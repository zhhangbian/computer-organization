==> flow/design.v <==
`timescale 1ns / 1ps
module TC(
    input clk,
    input reset,
    input [31:2] address,
    input WE,
    input [31:0] dataIn,
    output [31:0] dataOut,
    output IRQ
    );
reg [31:0] mem [2:0];
reg [1:0] state;
reg if_int;
assign IRQ = mem[0][3] & if_int;
assign dataOut = mem[address[3:2]];
wire [31:0] data_load = (address[3:2]==0) ? {28'h0, dataIn[3:0]} : dataIn;
integer i;
always @(posedge clk) begin
  if(reset) begin
    state<=2'b00;
    if_int<=0;
    for(i=0;i<3;i=i+1) mem[i]<=0;
  end 
  else if(WE) begin
    mem[address[3:2]]<=data_load;
  end
  else begin
    if(state==2'b00) begin
      if(mem[0][0]) begin
        state<=2'b01;
        if_int<=1'b0;
      end
    end
    else if(state==2'b01) begin
      mem[2]<=mem[1];
      state<=2'b10;
    end
    else if(state==2'b10) begin
      if(mem[0][0]) begin
        if(mem[2]>1) 
          mem[2]<=mem[2]-1;
        else begin
          mem[2]<=0;
          state<=2'b11;
          if_int<=1;
        end
      end
      else begin
        state<=2'b00;
      end
    end
    else begin
      if(mem[0][2:1] == 2'b00)
        mem[0][0]<=0;
      else
        if_int<=0;
      state<=2'b00;
    end
  end
end
endmodule
Tool chain data of TC
Tool output for the design above, in the order of the flow.
Line numbers count from 1 in the design file above.
Operators carry their Yosys type and port widths (W data, S select, Z words).
{"block": "setup", "design": "TC", "clk_port": "clk", "library": "sky130hd", "pvt_corner": "tt_025C_1v80"}

Word-level counts
Counts by Yosys on the flattened word-level netlist (proc, flatten, opt, wreduce; memories kept). Register bits leave out memories and registers merged into their read ports (data or address). Print and check cells are left out. Cells with the same type and inputs are merged into one.
Yosys's memory passes give these memory sizes; they may raise the number of words (mostly to a power of two), join words into wider ones and drop unused or constant bits.
{"block": "word_totals", "register_bits": 3, "ramBits": 128, "n_memories": 1, "inputBits": 65, "output_inout_bits": 33, "elab_cells": 94}
{"block": "classes", "add_sub_neg": 1, "n_cmp": 1, "equal": 8, "mux": 70, "logic": 4, "n_reduce_logical": 7}
{"block": "mem_list", "name": "mem", "words": 4, "width": 32, "line_no": 11, "rtl": "reg [31:0] mem [2:0];"}
{"block": "op_table", "cell": "$mux W32", "n": 24}
{"block": "op_table", "cell": "$reduce_or A32 Y1", "n": 2}
{"block": "op_table", "cell": "$mux W1", "n": 35}
{"block": "op_table", "cell": "$sub A32 B1 Y32 const B", "n": 1}
{"block": "op_table", "cell": "$gt A32 B1 Y1 const B", "n": 1}
{"block": "op_table", "cell": "$mux W2", "n": 11}
{"block": "op_table", "cell": "$logic_not A2 Y1", "n": 3}
{"block": "op_table", "cell": "$ne A3 B3 Y1 const B", "n": 2}
{"block": "op_table", "cell": "$reduce_and A6 Y1", "n": 1}
{"block": "op_table", "cell": "$ne A5 B5 Y1 const B", "n": 1}
{"block": "op_table", "cell": "$ne A2 B1 Y1 const B", "n": 2}
{"block": "op_table", "cell": "$reduce_and A3 Y1", "n": 1}
{"block": "op_table", "cell": "$or A1 B1 Y1", "n": 2}
{"block": "op_table", "cell": "$eq A2 B1 Y1 const B", "n": 1}
{"block": "op_table", "cell": "$eq A2 B2 Y1 const B", "n": 1}
{"block": "op_table", "cell": "$ne A2 B2 Y1 const B", "n": 1}
{"block": "op_table", "cell": "$and A1 B1 Y1", "n": 1}
{"block": "op_table", "cell": "$not A1 Y1", "n": 1}

Logic depth
Yosys ltp: most cells in a row. Word level: on the elaborated netlist, between registers, memories and ports. Mapped: between sequential cells and ports; inverters and the memories' decode and read muxes count.
{"block": "logic_depth", "ltp_word": 13, "abc_area": 0, "depth_mapped": 9, "depth_no_buf": 8}

Netlist
Source: synth_stat.txt of the flow (Yosys; design flattened, memories mapped). It holds for the ABC_AREA given above (unset counts as 0); a run with the other value may have another netlist.
{"block": "types", "type": "sky130_fd_sc_hd__edfxtp_1", "n": 128, "area_total_um2": 3.84E+03}
{"block": "types", "type": "sky130_fd_sc_hd__mux4_2", "n": 32, "area_total_um2": 720.691}
{"block": "types", "type": "sky130_fd_sc_hd__nor2_1", "n": 107, "area_total_um2": 401.635}
{"block": "types", "type": "sky130_fd_sc_hd__a21oi_1", "n": 42, "area_total_um2": 210.202}
{"block": "types", "type": "sky130_fd_sc_hd__nand2_1", "n": 34, "area_total_um2": 127.622}
{"block": "types", "type": "sky130_fd_sc_hd__xnor2_1", "n": 14, "area_total_um2": 122.618}
{"block": "types", "type": "sky130_fd_sc_hd__clkbuf_1", "n": 31, "area_total_um2": 116.362}
{"block": "types", "type": "sky130_fd_sc_hd__dfxtp_1", "n": 5, "area_total_um2": 100.096}
{"block": "types", "type": "sky130_fd_sc_hd__xor2_1", "n": 9, "area_total_um2": 78.826}
{"block": "types", "type": "sky130_fd_sc_hd__a222oi_1", "n": 7, "area_total_um2": 70.067}
{"block": "types", "type": "sky130_fd_sc_hd__nor3_1", "n": 14, "area_total_um2": 70.067}
{"block": "types", "type": "sky130_fd_sc_hd__inv_1", "n": 15, "area_total_um2": 56.304}
{"block": "types", "type": "sky130_fd_sc_hd__nand4_1", "n": 9, "area_total_um2": 56.304}
{"block": "types", "type": "sky130_fd_sc_hd__o31ai_1", "n": 6, "area_total_um2": 45.043}
{"block": "types", "type": "sky130_fd_sc_hd__nand2b_1", "n": 6, "area_total_um2": 37.536}
{"block": "types", "type": "sky130_fd_sc_hd__nor4_2", "n": 3, "area_total_um2": 37.536}
{"block": "types", "type": "sky130_fd_sc_hd__or4_1", "n": 5, "area_total_um2": 37.536}
{"block": "types", "type": "sky130_fd_sc_hd__o21ai_0", "n": 7, "area_total_um2": 35.034}
Other cell types: 43; their cells: 81.
{"block": "mapped", "mapped_cells": 555, "area_mm2": 0.0068003, "seqArea_mm2": 0.0039438, "ff_cells": 133, "n_buf": 39}

Path before layout
Path of least setup slack by OpenSTA after synthesis, without wires, with an ideal clock, recovery checks aside; 20% of the period is set as input and as output delay. Where synthesis merged equal registers, the netlist keeps one of their names.
{"block": "synth_timing", "path_kind": "input -> output", "start": "in address[2]", "end": "out dataOut[0]", "period_ps": 5220, "input_delay_ps": 1044, "output_delay_ps": 1044, "launch_ps": 1044, "arrival_ps": 2563, "required_time_ps": 4176, "setup_slack_ps": 1613, "delay_ps": 1519, "path_stages": 3, "n_path_buf": 2, "period_less_setup_slack_ps": 3607}
"delay_ps" = arrival - input delay + setup time.
A path that ends at an output port has no setup time.
"path_stages": output pins that drive a net of the path, with the launching flip-flop's if there is one; two outputs of one cell count as two.
"period_less_setup_slack_ps" is the clock period less the worst setup slack; recovery checks do not enter. This is arithmetic on one report: input and output delays are still those of the set period (20% each).
The rows between start and end are the longest chain of elaborated cells between them; the timing report does not say that the signal goes this way. Where chains are equally long, one stands for them.
A line is the first line of the expression or statement that the cell stems from. Yosys adds cells for indexed reads and writes and turns some case tables into memories.
The chain passes a memory read, where the word-level depth is cut; so it can be longer than that depth.
{"block": "synth_via", "cell_sequence": "sky130_fd_sc_hd__clkbuf_1 -> sky130_fd_sc_hd__buf_1 -> sky130_fd_sc_hd__mux4_2", "elab_chain_len": 1, "cone_cells": 1, "cone_lines": 1, "classes_between": "1 x memory"}
{"block": "synth_rtl", "element": "start, declared", "line_no": 5, "rtl": "input [31:2] address,"}
{"block": "synth_rtl", "element": "$mem_v2 Z4 W32", "line_no": 11, "rtl": "reg [31:0] mem [2:0];"}
{"block": "synth_rtl", "element": "end, declared", "line_no": 8, "rtl": "output [31:0] dataOut,"}

Worst path after layout
From the final timing report of stored run 1: the path of least setup slack in the routed layout; clock arrival at registers is part of the times.
The path's times are printed in steps of 10 ps; the period is the one set.
{"block": "layout_timing", "path_kind": "register -> register", "start": "mem mem[2][25]", "end": "mem mem[1][6]", "period_ps": 2660, "setup_time_ps": 270, "launch_ps": 410, "arrival_ps": 2880, "required_time_ps": 2810, "setup_slack_ps": -70, "path_stages": 9, "n_path_buf": 2}
{"block": "layout_via", "cell_sequence": "sky130_fd_sc_hd__edfxtp_1 -> sky130_fd_sc_hd__or4_4 -> sky130_fd_sc_hd__nor3_4 -> sky130_fd_sc_hd__and4_1 -> sky130_fd_sc_hd__buf_6 -> sky130_fd_sc_hd__nor2_2 -> sky130_fd_sc_hd__a222oi_1 -> sky130_fd_sc_hd__buf_4 -> sky130_fd_sc_hd__nor2_1"}
{"block": "layout_rtl", "element": "start, declared", "line_no": 11, "rtl": "reg [31:0] mem [2:0];"}
{"block": "layout_rtl", "element": "end, declared", "line_no": 11}
Chain of elaborated cells between the ends: none given.

Add stored flow runs of TC

Measured data: module TC, platform sky130hd, 2 stored runs of the flow under differing settings, order arbitrary. Input and output delays are each 20% of the period that was set; the output load is 0.01 pF.
"period_less_ws_ps" means the clock period less the worst setup slack. The figure is calculated, with input and output delays left at 20% of the set period.
"timing.worst_path_ps" = time allowed to the worst setup path (clock period - input delay - output delay, where it has them) - its slack; a late launch clock adds to it, a late capture clock takes from it.
"power.total_mw" is the tool's figure for a default switching activity; nothing was simulated.
"timing.worst_path_ps" is given in steps of 10 ps.

{"run": "stored run 1", "settings": { "period_ns": 2.66, "CORE_UTILIZATION": 56, "SETUP_SLACK_MARGIN": 0.04, "PLACE_DENSITY": 0.84, "CELL_PAD_IN_SITES_GLOBAL_PLACEMENT": 0, "TNS_END_PERCENT": 80, "GPL_TIMING_DRIVEN": 0, "GPL_ROUTABILITY_DRIVEN": 1, "CTS_CLUSTER_SIZE": 10, "CTS_CLUSTER_DIAMETER": 252, "CAP_MARGIN": 5, "SLEW_MARGIN": 35, "MAX_ROUTING_LAYER": "met4", "CORE_MARGIN": 2 }, "results": { "period_less_ws_ps": 2732, "tns_ps": -261, "setup_ws_ps": -72, "ys_area_mm2": 0.0068003, "post_route_stdcell_area_mm2": 0.0090036, "dieArea_mm2": 0.0130405, "util_frac": 0.756, "power.total_mw": 5.560, "timing.worst_path_ps": 2730, "worst_path_kind": "register -> register", "ws_hold_ps": 478 }}
{"run": "stored run 2", "settings": { "period_ns": 2.3, "CORE_UTILIZATION": 24, "SETUP_SLACK_MARGIN": 0.15, "PLACE_DENSITY_LB_ADDON": 0.04, "CELL_PAD_IN_SITES_GLOBAL_PLACEMENT": 0, "TNS_END_PERCENT": 30, "GPL_TIMING_DRIVEN": 1, "GPL_ROUTABILITY_DRIVEN": 0, "CTS_CLUSTER_SIZE": 61, "CTS_CLUSTER_DIAMETER": 360, "CAP_MARGIN": 10, "CORE_MARGIN": 2, "SLEW_MARGIN": 20 }, "results": { "period_less_ws_ps": 2377, "tns_ps": -721, "ws_hold_ps": 471, "timing.worst_path_ps": 2380, "worst_path_kind": "register -> register", "dieArea_mm2": 0.0296976, "power.total_mw": 6.372, "post_route_stdcell_area_mm2": 0.0102373, "util_frac": 0.367, "ys_area_mm2": 0.0068003, "setup_ws_ps": -77 }}
